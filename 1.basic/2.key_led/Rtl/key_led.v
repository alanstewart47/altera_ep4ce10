==> flow/design.v <==
module key_led(
    input               sys_clk,
    input               sys_rst_n,
    input       [3:0]   key,
    output   reg   [3:0]   led
);
reg [23:0]  time_cnt;
reg [1:0]   led_contrl;
always @ (posedge sys_clk or negedge  sys_rst_n)  begin
    if(!sys_rst_n)
        time_cnt <=	24'd9_999_999;
    else if (time_cnt<24'd9_999_999)
        time_cnt <=	time_cnt + 2'd1;
    else
        time_cnt <=0;
end
always @(posedge sys_clk or negedge sys_rst_n)  begin
    if(!sys_rst_n)
        led_contrl <=2'b00;
    else if(time_cnt	==	24'd9_999_999)    
        led_contrl  <=  led_contrl + 1;
    else
        led_contrl  <=   led_contrl;
end
always @(posedge sys_clk or negedge sys_rst_n)  begin
    if(!sys_rst_n) begin
          led<=4'b 0000;
    end
    else if(key[0]==0)
        case (led_contrl)
            2'b00   :   led<=4'b1001;
            2'b01   :   led<=4'b0110;
            2'b10   :   led<=4'b0110;
            2'b11   :   led<=4'b1001; 
            default:    led<=4'b0000;
        endcase
    else if(key[1]==0)
        case (led_contrl)
            2'b00   : led<=4'b0001;
            2'b01   : led<=4'b0010;
            2'b10   : led<=4'b0100;
            2'b11   : led<=4'b1000;
            default  : led<=4'b0000;
        endcase
    else if (key[2]==0)   
        case (led_contrl)
            2'b00   : led<=4'b1111;
            2'b01   : led<=4'b0000;
            2'b10   : led<=4'b1111;
            2'b11   : led<=4'b0000;
            default  : led<=4'b0000;
        endcase
    else if (key[3]==0)   
        led=4'b1111;
    else
        led<=4'b0000;     
end
endmodule
**Tool chain data of key_led**

The steps from the RTL of key_led to its reports follow in flow order.
Line numbers count from 1 in the design file above.
Library cell names are shortened.
Not given: -

- Design top: key_led
- Clock port: sys_clk
- Standard-cell library: sky130hd
- Timing corner: tt_025C_1v80

**Elaborated design**

Counts by Yosys on the flattened word-level netlist (proc, flatten, opt, wreduce; memories kept). Register bits leave out memories and registers merged into their read ports (data or address); mux counts leave out enables and synchronous resets folded into registers. Print and check cells are left out. Cells with the same type and inputs are merged into one.

- Bits in registers: 30

- Reductions and logical operators: 5
- Magnitude comparators: 1
- Mux-type cells: 8
- Eq/ne operators: 4
- $add $sub $neg: 2

Operators by type and width:

| cell | number |
|---|---|
| adder 24 x 1 -> 24 bit with constant B | 1 |
| less-than comparator 24 bit with constant B | 1 |
| equality test 24 bit with constant B | 1 |
| two-way mux 24 bit | 1 |
| parallel mux 4 bit (select 4 bit) | 1 |
| parallel mux 4 bit (select 2 bit) | 2 |
| two-way mux 4 bit | 4 |
| OR reduction 2 bit | 4 |
| equality test 2 bit with constant B | 2 |
| adder 2 x 1 -> 2 bit with constant B | 1 |
| equality test 2 x 1 -> 1 bit with constant B | 1 |
| logical NOT 2 bit | 1 |

**Depth**

Yosys ltp: most cells in a row. Word level: on the elaborated netlist, between registers, memories and ports. Mapped: between sequential cells and ports; inverters and the memories' decode and read muxes count.

- Depth in word-level cells: 6
- ABC_AREA: 0
- Gate-level depth with buffers: 7

**After synthesis**

Yosys stat after the flow's synthesis: flattened, memories mapped to cells. It holds for the ABC_AREA given above (unset counts as 0); a run with the other value may have another netlist.

Cells by type:

| cell | number | total area (µm²) |
|---|---|---|
| dfrtp_1 | 16 | 400.384 |
| dfstp_2 | 14 | 367.853 |
| xnor2_1 | 12 | 105.101 |
| nor3_1 | 18 | 90.086 |
| ha_1 | 6 | 75.072 |
| a21oi_1 | 9 | 45.043 |
| nor4_1 | 7 | 43.792 |
| nand3_1 | 8 | 40.038 |
| nand2b_1 | 5 | 31.28 |
| nand4_1 | 5 | 31.28 |
| a211oi_1 | 4 | 30.029 |
| o21ai_0 | 6 | 30.029 |
| inv_1 | 7 | 26.275 |
| xor2_1 | 3 | 26.275 |
| nand2_1 | 6 | 22.522 |
| nand4_4 | 1 | 21.27 |
| nor2_1 | 5 | 18.768 |
| a21boi_0 | 2 | 15.014 |

Not listed: further types 23, cells in them 33.

- Mapped cells: 167
- Synthesis area: 1660.3 µm²
- Mapped flip-flops: 30
- Buffers: 7

**Worst setup path after synthesis**

Path of least setup slack by OpenSTA after synthesis, without wires, with an ideal clock, recovery checks aside; 20% of the period is set as input and as output delay. Where synthesis merged equal registers, the netlist keeps one of their names.

- Path kind: register to register
- Start point: register time_cnt[0]
- End point: register time_cnt[20]
- Data arrival time: 2.029 ns
- Data required time: 2.021 ns
- Setup slack: -0.008 ns
- Time at the first pin: 0.000 ns
- Period: 2.11 ns
- Path delay: 2.118 ns
- Stages on the path: 7
- Buffers on the path: 1
- Synthesis period reached: 2.118 ns

"path delay" = arrival - input delay + setup time.
"stages on the path" counts driving pins, that of a launching flip-flop among them; a cell with two outputs on the path counts twice.
"synthesis period reached" = period - worst setup slack (recovery checks aside). The figure is calculated, with input and output delays left at 20% of the set period.
Between the ends stands the longest chain of elaborated cells between them, by number of cells; it is not shown to be the way that was timed. Of several equally long chains one is given.
Each line given opens the expression or statement behind the cell; cells for indexed reads and writes are added by Yosys, which also makes memories of some case tables.
At most two assigning lines are given for a register; there are more.

- Path through: dfstp_2 -> ha_1 -> nand3_1 -> or4_1 -> buf_2 -> or3_1 -> a211oi_1
- Cells in the longest elaborated chain: 2
- Elaborated cells between the ends (all ways): 3
- Source lines of those cells: 2
- Classes of those cells: add/sub: 1; compare: 1; mux: 1

Ends and longest elaborated chain, post-synthesis:

| item | line | source |
|---|---|---|
| from (decl) | 7 | `reg [23:0]  time_cnt;` |
| from (assign) | 11 | `time_cnt <= 24'd9_999_999;` |
| from (assign) | 13 | `time_cnt <= time_cnt + 2'd1;` |
| adder 24 x 1 -> 24 bit | 13 |  |
| two-way mux 24 bit | 12 | `else if (time_cnt<24'd9_999_999)` |
| to (assign) | 11 |  |
| to (assign) | 13 |  |
| to (decl) | 7 |  |

**Worst path after layout**

From the final timing report of record 1: the path of least setup slack in the routed layout; clock arrival at registers is part of the times.

- Path kind: register to register
- Start point: register time_cnt[0]
- End point: register time_cnt[20]
- Setup slack: 0.08 ns
- Time at the first pin: 0.27 ns
- Data required time: 2.36 ns
- Buffers on the path: 0
- Period: 2.17 ns
- Data arrival time: 2.28 ns
- Stages on the path: 6

Between the ends stands the longest chain of elaborated cells between them, by number of cells; it is not shown to be the way that was timed. Of several equally long chains one is given.
At most two assigning lines are given for a register; there are more.

- Path through: dfstp_2 -> ha_2 -> nand3_1 -> or4_4 -> or3_1 -> a211oi_1
- Cells in the longest elaborated chain: 2
- Elaborated cells between the ends (all ways): 3
- Source lines of those cells: 2
- Classes of those cells: add/sub: 1; compare: 1; mux: 1

Ends and longest elaborated chain, after layout:

| item | line | source |
|---|---|---|
| from (decl) | 7 | `reg [23:0]  time_cnt;` |
| from (assign) | 11 | `time_cnt <= 24'd9_999_999;` |
| from (assign) | 13 | `time_cnt <= time_cnt + 2'd1;` |
| adder 24 x 1 -> 24 bit | 13 |  |
| two-way mux 24 bit | 12 | `else if (time_cnt<24'd9_999_999)` |
| to (assign) | 11 |  |
| to (assign) | 13 |  |
| to (decl) | 7 |  |

==> runs of key_led <==
Design key_led on sky130hd. What follows are 2 stored runs of the flow, each under its own settings; their order means nothing. The constraints put input and output delay at 20% of the set period each and load the outputs with 0.01 pF.
By "period achieved" is meant the clock period of the run minus its worst setup slack. This is arithmetic on one report: input and output delays are still those of the set period (20% each).
By "allowed time less slack (worst setup path)" is meant the share of the clock period that the worst setup path is allowed (20% is reserved at inputs, 20% at outputs), minus its slack. Clock arrival times at its registers enter into it.
"total power after layout" is the tool's figure for a default switching activity; nothing was simulated.

### Record 1

==> flow/run.sh <==
#!/bin/bash
# the make line also repeats the synthesis and layout settings of config.mk as NAME=value (left out here)
make -C /OpenROAD-flow-scripts/flow DESIGN_CONFIG=/design/flow/config.mk WORK_HOME=/design/flow/orfs CLKGATE_MAP_FILE= finish
==> flow/config.mk <==
export PLATFORM = sky130hd
export DESIGN_NAME = key_led
export DESIGN_NICKNAME = key_led
export VERILOG_FILES = /design/flow/design.v
export SDC_FILE = /design/flow/constraint.sdc
export NUM_CORES = 4
export LEC_CHECK = 0
export CAP_MARGIN = 20
export CORE_MARGIN = 2
export CORE_UTILIZATION = 40
export SETUP_SLACK_MARGIN = 0.02
export SLEW_MARGIN = 20
==> flow/constraint.sdc <==
create_clock -name core_clock -period 2.17 [get_ports {sys_clk}]
set_input_delay 0.4340 -clock core_clock [delete_from_list [all_inputs] [get_ports {sys_clk}]]
set_output_delay 0.4340 -clock core_clock [all_outputs]
set_load 0.01 [all_outputs]

Results of record 1:
- Total die area: 4682.0 µm²
- Utilization: 49.5 %
- Chip area after synthesis (Yosys): 1660.3 µm²
- Setup total negative slack: 0.000 ns
- Standard-cell area after routing: 1981.9 µm²
- Total power after layout: 1.031 mW
- Worst setup slack after layout: 0.082 ns
- Allowed time less slack (worst setup path): 2.09 ns
- Critical path kind: register to register
- Period achieved: 2.088 ns

### Record 2

==> flow/run.sh <==
#!/bin/bash
# the make line also repeats the synthesis and layout settings of config.mk as NAME=value (left out here)
make -C /OpenROAD-flow-scripts/flow DESIGN_CONFIG=/design/flow/config.mk WORK_HOME=/design/flow/orfs CLKGATE_MAP_FILE= finish
==> flow/config.mk <==
export PLATFORM = sky130hd
export DESIGN_NAME = key_led
export DESIGN_NICKNAME = key_led
export VERILOG_FILES = /design/flow/design.v
export SDC_FILE = /design/flow/constraint.sdc
export NUM_CORES = 4
export LEC_CHECK = 0
export ABC_AREA = 1
export CAP_MARGIN = 20
export CELL_PAD_IN_SITES_GLOBAL_PLACEMENT = 2
export CORE_MARGIN = 2
export CORE_UTILIZATION = 26
export CTS_CLUSTER_SIZE = 18
export GPL_ROUTABILITY_DRIVEN = 0
export GPL_TIMING_DRIVEN = 1
export MAX_ROUTING_LAYER = met4
export PLACE_DENSITY_LB_ADDON = 0.27
export SLEW_MARGIN = 20
export TNS_END_PERCENT = 20
==> flow/constraint.sdc <==
create_clock -name core_clock -period 1.62 [get_ports {sys_clk}]
set_input_delay 0.3240 -clock core_clock [delete_from_list [all_inputs] [get_ports {sys_clk}]]
set_output_delay 0.3240 -clock core_clock [all_outputs]
set_load 0.01 [all_outputs]

Results of record 2:
- Total die area: 7677.3 µm²
- Utilization: 35.0 %
- Chip area after synthesis (Yosys): 1818.0 µm²
- Setup total negative slack: 0.000 ns
- Standard-cell area after routing: 2374.8 µm²
- Total power after layout: 1.635 mW
- Worst setup slack after layout: 0.051 ns
- Allowed time less slack (worst setup path): 1.57 ns
- Critical path kind: register to register
- Period achieved: 1.569 ns
